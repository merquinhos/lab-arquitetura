==> flow/design.v <==
module registerfile (
	input logic clk, rst, we3,
	input logic [4:0] wa3, ra1, ra2,
	input logic [31:0] wd3,
	output logic [31:0] rd1, rd2,
    output logic [31:0]  debug_x0,
    output logic [31:0]  debug_x1,
    output logic [31:0]  debug_x2,
    output logic [31:0]  debug_x3,
    output logic [31:0]  debug_x4,
    output logic [31:0]  debug_x5,
    output logic [31:0]  debug_x6,
    output logic [31:0]  debug_x7
);
logic [31:0] registers [31:0];
assign rd1 = (ra1 == 5'b0) ? 32'b0 : registers[ra1];
assign rd2 = (ra2 == 5'b0) ? 32'b0 : registers[ra2];
always_ff @(posedge clk or negedge rst) begin
	if (rst==0) begin
		for (int i = 0; i < 32; i++)
			registers[i] <= 32'd0;
	end
	else if(we3 && (wa3 != 5'd0))
		registers[wa3] <= wd3;
end
assign debug_x0 = registers[0];
assign debug_x1 = registers[1];
assign debug_x2 = registers[2];
assign debug_x3 = registers[3];
assign debug_x4 = registers[4];
assign debug_x5 = registers[5];
assign debug_x6 = registers[6];
assign debug_x7 = registers[7];
endmodule
# From RTL to reports: registerfile
# The steps from the RTL of registerfile to its reports follow in flow order.
# Lines are those of the file above, counted from 1.
# Operators carry their Yosys type and port widths (W data, S select, Z words).
# Cell names lack the library's common part.
# Not given: n/a
# setup
design	registerfile
clk_port	clk
cell_library	sky130hd
pvt_corner	tt_025C_1v80

# Elaborated design
# Counts by Yosys on the flattened word-level netlist (proc, flatten, opt, wreduce). Print and check cells are left out. Cells with the same type and inputs are merged into one.
# classes
n_mul	0
div_mod_pow	0
n_reduce_logical	37
shift	0
n_eq	93
add_sub_neg	0
n_logic	0
mux	4
n_cmp	0
# ops
cell	n
$pmux W32 S31	2
$eq A5 B5 Y1 const B	48
$eq A5 B4 Y1 const B	24
$reduce_and A2 Y1	32
$mux W32	2
$eq A5 B3 Y1 const B	12
$eq A5 B2 Y1 const B	6
$eq A5 B1 Y1 const B	3
$logic_not A5 Y1	3
$reduce_bool A5 Y1	1
$logic_and A1 B1 Y1	1
# bits
word_cells	166
register_bits	1024
romBits	0
mem_bits_rw	0
clocked_rd_ports_x_width	0
mem_count	0
in_bits	50
latchBits	0
output_inout_bits	320

# Longest topological paths
# Longest topological path by Yosys (ltp), each cell counted once; first at word level (registers and memories cut), then after technology mapping (sequential cells cut; the memories' decode and read muxes count).
# depth
ltp_word	3
ABC_AREA	1
depth_mapped	12
mapped_depth_nobuf	10

# After synthesis
# Yosys stat after the flow's synthesis: flattened, memories mapped to cells. It holds for the ABC_AREA given above (unset counts as 0); a run with the other value may have another netlist.
# The area totals of this step are shown rounded.
# by_type
type	n	area_total_um2
dfrtp_1	1024	2.56E+04
nand2_1	2674	1E+04
o21ai_0	991	4.96E+03
nand3_1	960	4.8E+03
nand4_1	467	2.92E+03
nor2_1	767	2.88E+03
clkbuf_1	532	2E+03
a21oi_1	128	640.614
buf_2	99	495.475
inv_1	125	469.2
buf_1	89	334.07
o21a_1	20	150.144
nor3_1	14	70.067
nor2_2	6	37.536
inv_2	6	22.522
nor3_2	2	20.019
nand2_2	2	12.512
or2_2	2	12.512
# Not listed: further types 5, cells in them 7.
# synth_totals
buffers	721
mapped_area_um2	55500
cells	7915
seqArea_um2	25600
ffs	1024

# Worst setup path after synthesis
# Source: OpenSTA report_checks on the synthesized netlist (no wires, ideal clock, input and output delay 20% of the period each), path of least setup slack; recovery checks are left aside. Register names are those of the netlist, which keeps one name where synthesis merged equal registers.
# synth_path
kind	input port to output port
start	input ra1[4]
end	output rd1[6]
out_delay_ps	658
t_first_pin_ps	658
in_delay_ps	658
stages	11
path_delay_ps	1406
arrival_time_ps	2064
clock_period_ps	3290
slack_ps	568
required_ps	2632
period_less_setup_slack_ps	2722
# "path_delay_ps" = arrival - input delay + setup time.
# At an output port there is no setup time.
# "stages" counts driving pins, that of a launching flip-flop among them; a cell with two outputs on the path counts twice.
# "period_less_setup_slack_ps" is the clock period less the worst setup slack; recovery checks do not enter. This is arithmetic on one report: input and output delays are still those of the set period (20% each).
# Between the ends stands the longest chain of elaborated cells between them, by number of cells; it is not shown to be the way that was timed. Of several equally long chains one is given.
# A line is the first line of the expression or statement that the cell stems from. Yosys adds cells for indexed reads and writes and turns some case tables into memories.
# synth_via
cell_sequence	buf_2 -> inv_2 -> buf_2 -> clkbuf_1 -> clkbuf_1 -> nand4_1 -> nand2_1 -> nor2_1 -> nand2_1 -> nor2_1 -> a21oi_1
elab_chain_cells	3
# synth_lines
item	line_no	source
start, declared	3	input logic [4:0] wa3, ra1, ra2,
$eq A5 B5 Y1	16	assign rd1 = (ra1 == 5'b0) ? 32'b0 : registers[ra1];
$pmux W32 S31	16
$mux W32	16
end, declared	5	output logic [31:0] rd1, rd2,

# Timing after layout
# From the final timing report of run 2: the path of least setup slack in the routed layout; clock arrival at registers is part of the times.
# The path's times are printed in steps of 10 ps; the period is the one set.
# layout_path
kind	input port to output port
start	input ra2[3]
end	output rd2[23]
t_first_pin_ps	410
slack_ps	-780
arrival_time_ps	2410
out_delay_ps	410
in_delay_ps	410
clock_period_ps	2040
required_ps	1630
stages	16
# Between the ends stands the longest chain of elaborated cells between them, by number of cells; it is not shown to be the way that was timed. Of several equally long chains one is given.
# layout_via
cell_sequence	buf_6 -> buf_12 -> nor2_4 -> buf_6 -> nand2_8 -> buf_12 -> nor2_4 -> buf_12 -> buf_12 -> nand2_4 -> nand2_2 -> nor2_1 -> nand2_1 -> nor2_2 -> a21oi_2 -> buf_2
elab_chain_cells	3
# layout_lines
item	line_no	source
start, declared	3	input logic [4:0] wa3, ra1, ra2,
$eq A5 B5 Y1	17	assign rd2 = (ra2 == 5'b0) ? 32'b0 : registers[ra2];
$pmux W32 S31	17
$mux W32	17
end, declared	5	output logic [31:0] rd1, rd2,

# Stored flow runs of registerfile (2 of them; Yosys, OpenROAD, sky130hd). They differ in their settings and are not a sequence. Constraints: input delay and output delay 20% of the set period each, output load 0.01 pF.
# "timing.achieved_period_ps" means the clock period less the worst setup slack. The figure is calculated, with input and output delays left at 20% of the set period.
# "fin_power_uw": no workload was simulated; the value follows from the tool's default switching activity.
# The measured numbers are rounded.
# A setting shown as n/a is not set for that run.
# Among the results, n/a means that no value is shown for the run.
stored run	period_ns	CORE_UTILIZATION	SETUP_SLACK_MARGIN	PLACE_DENSITY_LB_ADDON	CORE_MARGIN	TNS_END_PERCENT	CTS_CLUSTER_SIZE	MAX_ROUTING_LAYER	CAP_MARGIN	SLEW_MARGIN	CORE_ASPECT_RATIO	CELL_PAD_IN_SITES_GLOBAL_PLACEMENT	ABC_AREA	GPL_TIMING_DRIVEN	synth_area_um2	final_die_area_um2	cell_area_final_um2	util_pct	setup_worst_slack_ps	timing.setup.tns_ps	fin_power_uw	timing.achieved_period_ps
run 1	4.7	72	0.56	0.05	9	75	19	met5	20	20	n/a	n/a	n/a	n/a	n/a	n/a	n/a	n/a	n/a	n/a	n/a	n/a
run 2	2.04	28	0.14	n/a	2	n/a	n/a	met4	30	20	1.43	3	1	1	55500	202000	86600	43.9	-775	-43600	68000	2815
# Run 1: incomplete, routing halted on GRT-0232
