==> flow/design.v <==
module Decoder_5_to_32 (
    input logic [4:0] write_address,
	 output reg [31:0] decoded_output 
);
    always @(*) begin
        decoded_output = 32'b00000000;
        case (write_address)
            5'b000: decoded_output[0] = 1'b1; 
            5'b001: decoded_output[1] = 1'b1; 
            5'b010: decoded_output[2] = 1'b1; 
            5'b011: decoded_output[3] = 1'b1; 
            5'b100: decoded_output[4] = 1'b1; 
            5'b101: decoded_output[5] = 1'b1; 
            5'b110: decoded_output[6] = 1'b1; 
            5'b111: decoded_output[7] = 1'b1; 
            default: decoded_output = 32'b00000000; 
        endcase
    end
endmodule
module Registrador_32bit(
	input logic clk, 
  	input logic reset,
  	input logic enable,
  	input logic [31:0] in, 
  	output reg [31:0] out
);
  always @(posedge clk or negedge reset)
    begin
      if(!reset)
        out <= 0;
    else if (enable) 
        out <= in;
      else
        out <= out;        
  end
endmodule
module RegisterFile(
	input logic clk,
   input logic rst,
   input logic we3, 
   input logic [(5-1):0] wa3, 
   input logic [31:0] wd3, 
   input logic [(5-1):0] ra1, 
   input logic [(5-1):0] ra2, 
   output logic [31:0] rd1, 
   output logic [31:0] rd2  
);
   wire [32-1:0] decoded_out;  
	wire [32-1:0] registrador_output [32-1:0];
	wire [32-1:0] load;
   Decoder_5_to_32 inst1(
        .decoded_output(decoded_out),
        .write_address(wa3)
   );
	genvar j;
	generate
	for (j=0; j< 32; j= j+1) begin:ands
		assign load[j] = we3 & decoded_out[j];
	end
	endgenerate
   genvar i;
	generate 
	for (i=0; i< 32; i= i+1) begin:resgister
	if (i == 0) begin
	 assign registrador_output[0] = 0;
	end
	else begin
		Registrador_32bit inst1 (
		.out(registrador_output[i]),
		.in(wd3),
		.clk(clk),
		.reset(rst),
		.enable(load[i])
		);
		end
	end
	endgenerate
	 assign rd1 = registrador_output[ra1];
	 assign rd2 = registrador_output[ra2];
endmodule
-- Step by step through the tools: RegisterFile
What the tools print for RegisterFile, step after step.
Line numbers count from 1 in the design file above.
Cell names lack the library's common part.
A cell with -- has no value.
- top: RegisterFile
- clock input: clk
- cell library: sky130hd
- corner: tt_025C_1v80

-- After elaboration
Yosys after proc, flatten, opt, wreduce and memory -nomap, before mapping. Enables and synchronous resets that opt folds into registers are not counted as muxes. Print and check cells are not counted. Equal cells are merged and count once.
Memory sizes are those after Yosys's memory passes, which may raise the word count (mostly to a power of two), join words into wider ones and drop unused or constant bits.
- elaborated cells at 131
- bits in registers: 992
- noted memories: 1
- input bits: 50
- ROM bits at 64
- memories (name ; words ; bits a word ; rd ports ; write ports ; line ; text):
    (no name shown) ; 8 ; 8 ; 1 ; 0 ; 7 ; case (write_address)
- noted reduce/logical cells: 3
- muxes and demuxes: 3
- bitwise gates (word level): 31
- equal/unequal tests: 62
- operators with widths (kind ; number):
    32-bit parallel mux with 32-bit select ; 2
    5-bit == test with constant B ; 32
    5-bit by 4-bit == test with 1-bit output with constant B ; 16
    5-bit by 3-bit == test with 1-bit output with constant B ; 8
    1-bit bitwise AND ; 31
    31-bit 2-to-1 mux ; 1
    5-bit by 2-bit == test with 1-bit output with constant B ; 4
    5-bit by 1-bit == test with 1-bit output with constant B ; 2
    5-bit zero test ; 2
    2-bit zero test ; 1

-- Depth
Yosys ltp: most cells in a row. Word level: on the elaborated netlist, between registers, memories and ports. Mapped: between sequential cells and ports; inverters and the memories' decode and read muxes count.
- depth after elaboration: 3
- ABC_AREA: 0
- depth in mapped cells: 7
- gate-level depth less buffers at 4

-- Mapped cells and area
The flow's flattened synthesis, as Yosys stat reports it; memories are mapped. The netlist is that of the ABC_AREA named above (0 if unset); the other value can give another one.
- cell types (cell ; number):
    dfrtp_1 ; 224
    mux2_1 ; 264
    mux2i_1 ; 52
    mux4_2 ; 19
    a22oi_1 ; 50
    mux2_2 ; 29
    buf_2 ; 44
    nand2_1 ; 48
    a21oi_1 ; 32
    a221oi_1 ; 16
    nor2b_1 ; 21
    nor2_1 ; 24
    a221o_1 ; 8
    nor3_1 ; 16
    o22ai_1 ; 12
    clkbuf_1 ; 17
    o221ai_1 ; 6
    buf_4 ; 6
Not listed: further types 26, cells in them 57.
- mapped flip-flops: 224
- area of sequential cells: 5605.4 µm²
- buffer cells at 76
- noted cells in the netlist: 945
- cell area after synthesis at 11955.2 µm²
The figures by module come from a second, unflattened synthesis with its own total; it is not the netlist above.
- cell total of the unflattened synthesis at 4237
- area total of the unflattened synthesis at 55298.0 µm²
Each row is one instance without its submodules.
- by module (module ; area (µm²) ; times used ; sequential area (µm²) ; cells):
    Registrador_32bit ; 1345.0 ; 31 ; 800.8 ; 68
    RegisterFile ; 13335.3 ; 1 ; 0.0 ; 2091
    Decoder_5_to_32 ; 266.5 ; 1 ; 0.0 ; 38

-- Timing after synthesis
Path of least setup slack by OpenSTA after synthesis, without wires, with an ideal clock, recovery checks aside; 20% of the period is set as input and as output delay. Where synthesis merged equal registers, the netlist keeps one of their names.
- kind: input-to-output
- from: input ra1[1]
- to: output rd1[10]
- noted arrival time: 1.660 ns
- clock period: 2.09 ns
- noted time at the first pin: 0.418 ns
- data required time at 1.672 ns
- external output delay: 0.418 ns
- path slack at 0.012 ns
- stages on the path at 5
- path delay at 1.242 ns
- external input delay at 0.418 ns
- noted synthesis period reached: 2.078 ns
"path delay" = arrival - input delay + setup time.
A path that ends at an output port has no setup time.
"stages on the path": output pins that drive a net of the path, with the launching flip-flop's if there is one; two outputs of one cell count as two.
"synthesis period reached" = period - worst setup slack (recovery checks aside). The figure is calculated, with input and output delays left at 20% of the set period.
Between the ends stands the longest chain of elaborated cells between them, by number of cells; it is not shown to be the way that was timed. Of several equally long chains one is given.
A line is the first line of the expression or statement that the cell stems from. Yosys adds cells for indexed reads and writes and turns some case tables into memories.
- cell sequence: buf_2 > buf_1 > mux2_2 > a221oi_1 > nor3_1
- length of the longest elaborated chain at 2
- elaborated cells between the ends (all ways) at 33
- those cells by class: 31 x eq/ne; 1 x mux; 1 x reduce/logical
- ends and longest elaborated chain, post-synthesis (what ; line ; text):
    start, declared ; 43 ; input logic [(5-1):0] ra1,
    5-bit == test ; 78 ; assign rd1 = registrador_output[ra1];
    32-bit parallel mux with 32-bit select ; 78 ;
    end, declared ; 45 ; output logic [31:0] rd1,

-- Worst path after layout
From the final timing report of flow run 1: the path of least setup slack in the routed layout; clock arrival at registers is part of the times.
- kind: reg-to-output
- from: register resgister[7].genblk1.inst1.out[30]
- to: output rd2[30]
- noted arrival time: 2.00 ns
- noted time at the first pin: 0.52 ns
- path slack at 0.01 ns
- data required time at 2.01 ns
- external output delay: 0.50 ns
- stages on the path at 5
- clock period: 2.51 ns
Between the ends stands the longest chain of elaborated cells between them, by number of cells; it is not shown to be the way that was timed. Of several equally long chains one is given.
At most two assigning lines are given for a register; there are more.
- cell sequence: dfrtp_1 > mux4_2 > nor4bb_1 > a221o_1 > buf_2
- length of the longest elaborated chain at 1
- elaborated cells between the ends (all ways) at 1
- those cells by class: 1 x mux
- ends and longest elaborated chain, after layout (what ; line ; text):
    start, declared ; 25 ; output reg [31:0] out
    start, assigned ; 32 ; out <= in;
    start, assigned ; 34 ; out <= out;
    32-bit parallel mux with 32-bit select ; 79 ; assign rd2 = registrador_output[ra2];
    end, declared ; 46 ; output logic [31:0] rd2

Memo
Re: implementation data of RegisterFile

Module RegisterFile, platform sky130hd: 2 stored runs of the flow (Yosys, OpenROAD) with differing settings, in no particular order. Input and output delays are each 20% of the period that was set; the output load is 0.01 pF.
"critical path time": the worst setup path's part of the clock period (all of it between registers, 20% less for each end at a port) less its slack. A launch clock that arrives late makes it longer, a capture clock that arrives late makes it shorter.
"total power after layout": no workload was simulated; the value follows from the tool's default switching activity.

Flow run 1

==> flow/run.sh <==
#!/bin/bash
# the make line also repeats the synthesis and layout settings of config.mk as NAME=value (left out here)
make -C /OpenROAD-flow-scripts/flow DESIGN_CONFIG=/design/flow/config.mk WORK_HOME=/design/flow/orfs CLKGATE_MAP_FILE= finish
==> flow/config.mk <==
export PLATFORM = sky130hd
export DESIGN_NAME = RegisterFile
export DESIGN_NICKNAME = RegisterFile
export VERILOG_FILES = /design/flow/design.v
export SDC_FILE = /design/flow/constraint.sdc
export NUM_CORES = 4
export LEC_CHECK = 0
export ABC_AREA = 0
export CAP_MARGIN = 15
export CELL_PAD_IN_SITES_GLOBAL_PLACEMENT = 0
export CORE_ASPECT_RATIO = 1.28
export CORE_MARGIN = 2
export CORE_UTILIZATION = 48
export CTS_CLUSTER_SIZE = 89
export MAX_ROUTING_LAYER = met5
export PLACE_DENSITY_LB_ADDON = 0.14
export SETUP_SLACK_MARGIN = 0.42
export SLEW_MARGIN = 15
==> flow/constraint.sdc <==
create_clock -name core_clock -period 2.51 [get_ports {clk}]
set_input_delay 0.5020 -clock core_clock [delete_from_list [all_inputs] [get_ports {clk}]]
set_output_delay 0.5020 -clock core_clock [all_outputs]
set_load 0.01 [all_outputs]

Measured in flow run 1:
- critical path time: 2.00 ns
- class of the worst setup path: reg-to-output
- die footprint: 26195.0 µm²
- noted the synthesized cell area: 11955.2 µm²
- std-cell area (final layout) at 16253.1 µm²
- noted the utilization: 66.2%
- final setup TNS: 0.000 ns
- noted the lowest setup slack: 0.012 ns
- noted the total power after layout: 10901 µW

Flow run 2

==> flow/run.sh <==
#!/bin/bash
# the make line also repeats the synthesis and layout settings of config.mk as NAME=value (left out here)
make -C /OpenROAD-flow-scripts/flow DESIGN_CONFIG=/design/flow/config.mk WORK_HOME=/design/flow/orfs CLKGATE_MAP_FILE= finish
==> flow/config.mk <==
export PLATFORM = sky130hd
export DESIGN_NAME = RegisterFile
export DESIGN_NICKNAME = RegisterFile
export VERILOG_FILES = /design/flow/design.v
export SDC_FILE = /design/flow/constraint.sdc
export NUM_CORES = 4
export LEC_CHECK = 0
export CAP_MARGIN = 0
export CELL_PAD_IN_SITES_DETAIL_PLACEMENT = 1
export CORE_ASPECT_RATIO = 1.92
export CORE_MARGIN = 2
export CORE_UTILIZATION = 34
export HOLD_SLACK_MARGIN = -0.01
export MAX_ROUTING_LAYER = met4
export PLACE_DENSITY_LB_ADDON = 0.29
export SETUP_SLACK_MARGIN = -0.08
export SLEW_MARGIN = 40
export TNS_END_PERCENT = 10
==> flow/constraint.sdc <==
create_clock -name core_clock -period 1.38 [get_ports {clk}]
set_input_delay 0.2760 -clock core_clock [delete_from_list [all_inputs] [get_ports {clk}]]
set_output_delay 0.2760 -clock core_clock [all_outputs]
set_load 0.01 [all_outputs]

Measured in flow run 2:
- critical path time: 2.04 ns
- class of the worst setup path: reg-to-output
- die footprint: 36759.4 µm²
- noted the synthesized cell area: 11955.2 µm²
- std-cell area (final layout) at 16872.4 µm²
- noted the utilization: 48.4%
- final setup TNS: -47.440 ns
- noted the lowest setup slack: -0.935 ns
- noted the total power after layout: 20629 µW
